==> flow/design.v <==
`timescale 1ns/1ns
module ParallelFIR(input wire       		clk,
				   input wire signed [7:0]  x,
				   output reg signed [17:0] y);
	reg signed [7:0] x1, x2, x3, x4, x5, x6, x7, x8, x9, x10,
					x11, x12, x13, x14, x15, x16, x17, x18, x19, x20, x21;
	`timescale 1ns/1ns
wire signed [7:0] mem[0:20];
assign mem[0] = -2;
assign mem[1] = 2;
assign mem[2] = 1;
assign mem[3] = -10;
assign mem[4] = -8;
assign mem[5] = 22;
assign mem[6] = 20;
assign mem[7] = -43;
assign mem[8] = -56;
assign mem[9] = 50;
assign mem[10] = 127;
assign mem[11] = 50;
assign mem[12] = -56;
assign mem[13] = -43;
assign mem[14] = 20;
assign mem[15] = 22;
assign mem[16] = -8;
assign mem[17] = -10;
assign mem[18] = 1;
assign mem[19] = 2;
assign mem[20] = -2;
	always @(posedge clk)
	begin
		x1 <= x;
		x2 <= x1;
		x3 <= x2;
		x4 <= x3;
		x5 <= x4;
		x6 <= x5;
		x7 <= x6;
		x8 <= x7;
		x9 <= x8;
		x10 <= x9;
		x11 <= x10;
		x12 <= x11;
		x13 <= x12;
		x14 <= x13;
		x15 <= x14;
		x16 <= x15;
		x17 <= x16;
		x18 <= x17;
		x19 <= x18;
		x20 <= x19;
		x21 <= x20;
		y <= x1 * mem[0] + x2 * mem[1] + x3 * mem[2] + x4 * mem[3] + x5 * mem[4] +
			 x6 * mem[5] + x7 * mem[6] + x8 * mem[7] + x9 * mem[8] + x10 * mem[9] +
			 x11 * mem[10] + x12 * mem[11] + x13 * mem[12] + x14 * mem[13] + x15 * mem[14] +
			 x16 * mem[15] + x17 * mem[16] + x18 * mem[17] + x19 * mem[18] + x20 * mem[19] +
			 x21 * mem[20];
	end
endmodule
* Reports on ParallelFIR
What the tools print for ParallelFIR, step after step.
Lines are those of the file above, counted from 1.
Operators carry their Yosys type and port widths (W data, S select, Z words).
Library cell names are shortened.
Not given: -
- Top module :: ParallelFIR
- Clock :: clk
- Library :: sky130hd
- Corner :: tt_025C_1v80

* Elaborated design
Source: Yosys, flattened and elaborated, memories not mapped. Widths are those after wreduce; folded enables and synchronous resets count as part of the registers. Registers that Yosys merges into a memory's read port (data or address) are not register bits. Print and check cells do not count. Equal cells are merged and count once.
- Output and inout port bits :: 18
- Bits of input ports :: 9
- Register bits after elaboration :: 186
- Add/subtract/negate cells :: 24
- Multiply operators :: 13
** Operators by type and width (number)
- $mul A8 B4 Y12 const B :: 6
- $mul A8 B7 Y15 const B :: 2
- $mul A8 B6 Y14 const B :: 2
- $mul A8 B5 Y13 const B :: 2
- $mul A8 B8 Y16 const B :: 1
- $add A18 B15 Y18 :: 6
- $add A18 B14 Y18 :: 4
- $add A18 B18 Y18 :: 3
- $add A18 B13 Y18 :: 2
- $add A18 B8 Y18 :: 2
- $add A18 B9 Y18 :: 2
- $neg A8 Y17 :: 2
- $neg A8 Y15 :: 2
- $add A18 B16 Y18 :: 1

* Logic depth
Yosys ltp: most cells in a row. Word level: on the elaborated netlist, between registers, memories and ports. Mapped: between sequential cells and ports; inverters and the memories' decode and read muxes count.
- Word-level depth :: 21
- ABC_AREA :: 0
- Mapped depth :: 39
- Mapped depth without buffers :: 39

* After synthesis
Yosys stat after the flow's synthesis: flattened, memories mapped to cells. It holds for the ABC_AREA given above (unset counts as 0); a run with the other value may have another netlist.
The area totals of this step are shown rounded.
- Cell area after synthesis :: 21220 um2
- Area of sequential cells :: 3724 um2
- Buffer cells :: 0
- Flip-flop cells :: 186
- Standard cells after synthesis :: 1934
** Cell types (number)
- fa_1 :: 402
- ha_1 :: 327
- dfxtp_1 :: 186
- inv_1 :: 592
- xnor2_1 :: 121
- xor2_1 :: 39
- a21oi_1 :: 51
- a21o_1 :: 22
- o21bai_1 :: 21
- nor2_1 :: 31
- nor2b_1 :: 15
- mux2i_1 :: 6
- nand2_1 :: 16
- o21a_1 :: 8
- o21ai_0 :: 12
- o21ai_1 :: 12
- nand2b_1 :: 9
- xnor2_4 :: 2
Other cell types: 29; their cells: 62.

* Timing after synthesis
Source: OpenSTA report_checks on the synthesized netlist (no wires, ideal clock, input and output delay 20% of the period each), path of least setup slack; recovery checks are left aside. Register names are those of the netlist, which keeps one name where synthesis merged equal registers.
- Kind :: reg-to-reg
- Start point :: reg x12[2]
- End point :: reg y[17]
- Stages :: 35
- Path slack :: 3.505 ns
- Path delay :: 8.996 ns
- Clock period :: 12.5 ns
- Launch time at the first pin :: 0.000 ns
- Data arrival time :: 8.866 ns
- Library setup time :: 0.130 ns
- Required time :: 12.370 ns
- Buffers on the path :: 0
- Synthesis period reached :: 8.995 ns
"path delay" = arrival - input delay + setup time.
"stages" counts driving pins, that of a launching flip-flop among them; a cell with two outputs on the path counts twice.
"synthesis period reached" = period - worst setup slack (recovery checks aside). The figure is calculated, with input and output delays left at 20% of the set period.
The rows between start and end are the longest chain of elaborated cells between them; the timing report does not say that the signal goes this way. Where chains are equally long, one stands for them.
A line is the first line of the expression or statement that the cell stems from. Yosys adds cells for indexed reads and writes and turns some case tables into memories.
- Cell sequence :: dfxtp_1 -> ha_1 -> fa_1 -> ha_1 -> ha_1 -> fa_1 -> a21oi_1 -> nor2_1 -> nor2_1 -> nor2b_1 -> o21ai_1 -> nand2b_1 -> a221oi_1 -> xor2_1 -> fa_1 -> fa_1 -> inv_1 -> fa_1 -> inv_1 -> fa_1 -> inv_1 -> fa_1 -> inv_1 -> fa_1 -> fa_1 -> fa_1 -> xnor2_1 -> xnor2_1 -> xnor2_1 -> xnor2_1 -> xnor3_1 -> xnor2_1 -> xnor2_1 -> xnor2_1 -> xnor3_1
- Cells in the longest elaborated chain :: 11
- Elaborated cells on any way between the ends :: 11
- RTL lines with such cells :: 2
- Classes of those cells :: add/sub: 10; mul: 1
** RTL lines, path post-synthesis
- from (decl) :: line 6 : x11, x12, x13, x14, x15, x16, x17, x18, x19, x20, x21;
- from (assign) :: line 43 : x12 <= x11;
- $mul A8 B6 Y14 :: line 55 : x11 * mem[10] + x12 * mem[11] + x13 * mem[12] + x14 * mem[13] + x15 * mem[14] +
- $add A18 B15 Y18 x3 :: line 53 : y <= x1 * mem[0] + x2 * mem[1] + x3 * mem[2] + x4 * mem[3] + x5 * mem[4] +
- $add A18 B14 Y18 x2 :: line 53
- $add A18 B18 Y18 :: line 53
- $add A18 B13 Y18 :: line 53
- $add A18 B8 Y18 :: line 53
- $add A18 B9 Y18 :: line 53
- $add A18 B18 Y18 :: line 53
- to (assign) :: line 53
- to (decl) :: line 4 : output reg signed [17:0] y);

* Path in the finished layout
From the final timing report of run 1: the path of least setup slack in the routed layout; clock arrival at registers is part of the times.
- Kind :: reg-to-reg
- Start point :: reg x12[2]
- End point :: reg y[17]
- Clock period :: 14.4 ns
- Required time :: 14.79 ns
- Data arrival time :: 10.25 ns
- Stages :: 35
- Buffers on the path :: 0
- Library setup time :: 0.11 ns
- Launch time at the first pin :: 0.50 ns
- Path slack :: 4.54 ns
The rows between start and end are the longest chain of elaborated cells between them; the timing report does not say that the signal goes this way. Where chains are equally long, one stands for them.
- Cell sequence :: dfxtp_1 -> ha_1 -> fa_1 -> ha_1 -> ha_1 -> fa_1 -> a21oi_1 -> nor2_1 -> nor2_1 -> nor2b_1 -> o21ai_1 -> nand2b_1 -> a221oi_1 -> xor2_1 -> fa_1 -> fa_1 -> inv_1 -> fa_1 -> inv_1 -> fa_1 -> inv_1 -> fa_1 -> inv_1 -> fa_1 -> fa_1 -> fa_1 -> xnor2_1 -> xnor2_1 -> xnor2_1 -> xnor2_1 -> xnor3_1 -> xnor2_1 -> xnor2_1 -> xnor2_1 -> xnor3_1
- Cells in the longest elaborated chain :: 11
- Elaborated cells on any way between the ends :: 11
- RTL lines with such cells :: 2
- Classes of those cells :: add/sub: 10; mul: 1
** RTL lines, path after layout
- from (decl) :: line 6 : x11, x12, x13, x14, x15, x16, x17, x18, x19, x20, x21;
- from (assign) :: line 43 : x12 <= x11;
- $mul A8 B6 Y14 :: line 55 : x11 * mem[10] + x12 * mem[11] + x13 * mem[12] + x14 * mem[13] + x15 * mem[14] +
- $add A18 B15 Y18 x3 :: line 53 : y <= x1 * mem[0] + x2 * mem[1] + x3 * mem[2] + x4 * mem[3] + x5 * mem[4] +
- $add A18 B14 Y18 x2 :: line 53
- $add A18 B18 Y18 :: line 53
- $add A18 B13 Y18 :: line 53
- $add A18 B8 Y18 :: line 53
- $add A18 B9 Y18 :: line 53
- $add A18 B18 Y18 :: line 53
- to (assign) :: line 53
- to (decl) :: line 4 : output reg signed [17:0] y);

FLOW RESULTS
============

Flow measurements of ParallelFIR on sky130hd: 2 stored runs with different settings, listed in no order. Input and output delays are each 20% of the period that was set; the output load is 0.01 pF.
"time on the worst setup path" = time allowed to the worst setup path (clock period - input delay - output delay, where it has them) - its slack; a late launch clock adds to it, a late capture clock takes from it.
Measured values are rounded.

** Run 1
- Settings :: period_ns=14.4; CAP_MARGIN=20; CORE_MARGIN=2; CORE_UTILIZATION=40; SLEW_MARGIN=20
- Yosys chip area after synthesis :: 21220 um2
- Die outline area :: 54920 um2
- Standard-cell area of the final layout :: 23010 um2
- Lowest setup slack :: 4.537 ns
- Final worst hold slack :: 0.358 ns
- Time on the worst setup path :: 9.86 ns
- Worst setup path type :: reg-to-reg

** Run 2
- Settings :: period_ns=15.9; CORE_UTILIZATION=72; PLACE_DENSITY=0.51; CELL_PAD_IN_SITES_GLOBAL_PLACEMENT=0; CELL_PAD_IN_SITES_DETAIL_PLACEMENT=2; GPL_ROUTABILITY_DRIVEN=0; CAP_MARGIN=30; MIN_ROUTING_LAYER=met2; CORE_MARGIN=2; SLEW_MARGIN=20
- Outcome :: no results, placement failed with a tool error
